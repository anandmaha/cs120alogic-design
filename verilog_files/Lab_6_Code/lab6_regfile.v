==> flow/design.v <==
module regfile(
input wire [1:0] RAddr, WAddr,
input wire Ren, Wen,
input wire [31:0] WData,
input wire Rst, Clk,
output reg [31:0] RData );
reg [31:0] regfile [0:3];
always @(posedge Clk) begin
	if(Rst == 1'b1) begin
		regfile[0] <= 32'd0;
		regfile[1] <= 32'd0;
		regfile[2] <= 32'd0;
		regfile[3] <= 32'd0;
	end
	else if(Wen == 1'b1) begin
		regfile[WAddr] <= WData;
	end
end
always @(*) begin
	if(Ren == 1'b1) begin
		RData = regfile[RAddr];
	end
	else begin
		RData = 32'hzzz_zzzz;
	end
end
endmodule
# == Tool chain data of regfile ==
# Tool output for the design above, in the order of the flow.
# Line numbers count from 1 in the design file above.
# Not given: -
# inputs
design,regfile
clock,Clk
library,sky130hd
lib_corner,tt_025C_1v80

# == Word level ==
# Source: Yosys, flattened and elaborated, memories not mapped. Widths are those after wreduce; folded enables and synchronous resets count as part of the registers. Registers that Yosys merges into a memory's read port (data or address) are not register bits. Print and check cells do not count. Equal cells are merged and count once.
# Yosys's memory passes give these memory sizes; they may raise the number of words (mostly to a power of two), join words into wider ones and drop unused or constant bits.
# bits
register_bits,0
ram_bits,128
memories,1
in_bits,40
out_inout_bits,32
# mem_list
name,size,word_bits,line_no,rtl
regfile,4,32,7,reg [31:0] regfile [0:3];
# op_classes
n_mux,11
reduce_logical,1
# op_table
operator,n
32-bit two-way mux,4
32-bit OR reduction,1
2-bit two-way mux,3
1-bit two-way mux,4

# == Longest topological paths ==
# Yosys ltp: most cells in a row. Word level: on the elaborated netlist, between registers, memories and ports. Mapped: between sequential cells and ports; inverters and the memories' decode and read muxes count.
# logic_depth
ltp_word,4
abc_area,0
ltp_mapped,3
depth_no_buf,2

# == Mapped cells and area ==
# Yosys stat after the flow's synthesis: flattened, memories mapped to cells. It holds for the ABC_AREA given above (unset counts as 0); a run with the other value may have another netlist.
# by_type
type,n
sky130_fd_sc_hd__edfxtp_1,128
sky130_fd_sc_hd__mux4_2,32
sky130_fd_sc_hd__and2_1,96
sky130_fd_sc_hd__and2_2,32
sky130_fd_sc_hd__buf_6,4
sky130_fd_sc_hd__clkbuf_2,9
sky130_fd_sc_hd__and4bb_2,2
sky130_fd_sc_hd__nor4b_4,1
sky130_fd_sc_hd__a31o_2,2
sky130_fd_sc_hd__buf_2,3
sky130_fd_sc_hd__o21bai_1,2
sky130_fd_sc_hd__clkbuf_1,3
sky130_fd_sc_hd__and2b_2,1
sky130_fd_sc_hd__nand2b_1,1
sky130_fd_sc_hd__inv_1,1
# mapped
cells,317
mapped_area_um2,5621.6
ff_cells,128

# == Worst setup path after synthesis ==
# OpenSTA on the mapped netlist: ideal clock, no wires. The path of least setup slack (recovery checks aside). Input and output delay are each 20% of the period. Register names are those of the netlist, which keeps one name where synthesis merged equal registers.
# synth_path
path_kind,input-to-reg
from,in WAddr[0]
to,mem regfile[0][0]
period_ps,3130
setup_ps,428
arrival_ps,2296
path_slack_ps,406
delay_ps,2098
driving_pins,2
synth_period_reached_ps,2724
# "delay_ps" = arrival - input delay + setup time.
# "driving_pins": output pins that drive a net of the path, with the launching flip-flop's if there is one; two outputs of one cell count as two.
# "synth_period_reached_ps" is the clock period less the worst setup slack; recovery checks do not enter. This is arithmetic on one report: input and output delays are still those of the set period (20% each).
# The rows between start and end are the longest chain of elaborated cells between them; the timing report does not say that the signal goes this way. Where chains are equally long, one stands for them.
# Each line given opens the expression or statement behind the cell; cells for indexed reads and writes are added by Yosys, which also makes memories of some case tables.
# synth_between
cell_sequence,sky130_fd_sc_hd__nand2b_1 -> sky130_fd_sc_hd__o21bai_1
elab_chain_len,3
# synth_lines
item,line_no,rtl
"start, declared",2,"input wire [1:0] RAddr, WAddr,"
2-bit two-way mux,15,else if(Wen == 1'b1) begin
2-bit two-way mux,9,if(Rst == 1'b1) begin
2-bit two-way mux,-,
"end, declared",7,reg [31:0] regfile [0:3];

# == Worst path after layout ==
# From the final timing report of job 1: the path of least setup slack in the routed layout; clock arrival at registers is part of the times.
# The report prints the path's times to 10 ps; the period is as set.
# layout_path
path_kind,reg-to-output
from,mem regfile[3][12]
to,out RData[12]
period_ps,2030
out_delay_ps,410
arrival_ps,1550
path_slack_ps,70
driving_pins,3
# The rows between start and end are the longest chain of elaborated cells between them; the timing report does not say that the signal goes this way. Where chains are equally long, one stands for them.
# The chain passes a memory read, where the word-level depth is cut; so it can be longer than that depth.
# layout_between
cell_sequence,sky130_fd_sc_hd__edfxtp_1 -> sky130_fd_sc_hd__mux4_2 -> sky130_fd_sc_hd__dlygate4sd2_1
elab_chain_len,2
# layout_lines
item,line_no,rtl
"start, declared",7,reg [31:0] regfile [0:3];
memory read 4 x 32 bit,7,
32-bit two-way mux,20,if(Ren == 1'b1) begin
"end, declared",6,output reg [31:0] RData );

# Module regfile, platform sky130hd: 2 stored runs of the flow (Yosys, OpenROAD) with differing settings, in no particular order. Input and output delays are each 20% of the period that was set; the output load is 0.01 pF.
# "achieved_period_ps": clock period set for the run, less the worst setup slack. It is reckoned from that one timing run; input and output delays stay at 20% of the period that was set.
# "critical_path_time_ps" means the part of the period allowed to the worst setup path (the constraints hold back 20% at inputs and 20% at outputs) less its slack; where the path has registers, the arrival times of their clocks count too.
# "power_total_uw" is the tool's figure for a default switching activity; nothing was simulated.
# "critical_path_time_ps" is given in steps of 10 ps.
# A setting shown as -- is not set for that run.
stored run,period_ns,CAP_MARGIN,CORE_MARGIN,CORE_UTILIZATION,SLEW_MARGIN,PLACE_DENSITY_LB_ADDON,HOLD_SLACK_MARGIN,CELL_PAD_IN_SITES_GLOBAL_PLACEMENT,TNS_END_PERCENT,GPL_TIMING_DRIVEN,GPL_ROUTABILITY_DRIVEN,CTS_CLUSTER_DIAMETER,MAX_ROUTING_LAYER,achieved_period_ps,critical_path_time_ps,worst_path_kind,setup_ws_ps,power_total_uw,final_die_area_um2,yosys.chip_area_um2,fin_tns_ps,finish.stdcell_area_um2,final_util_pct,worst_hold_slack_ps
job 1,2.03,20,2,40,20,--,--,--,--,--,--,--,--,1957,1550,reg-to-output,73,6378,15018.5,5621.6,0,7329.5,53.0,714
job 2,2.15,20,2,34,20,0.17,0.13,3,70,0,1,307,met4,1992,1560,reg-to-output,158,6147,17578.8,5621.6,0,7262.0,44.4,733
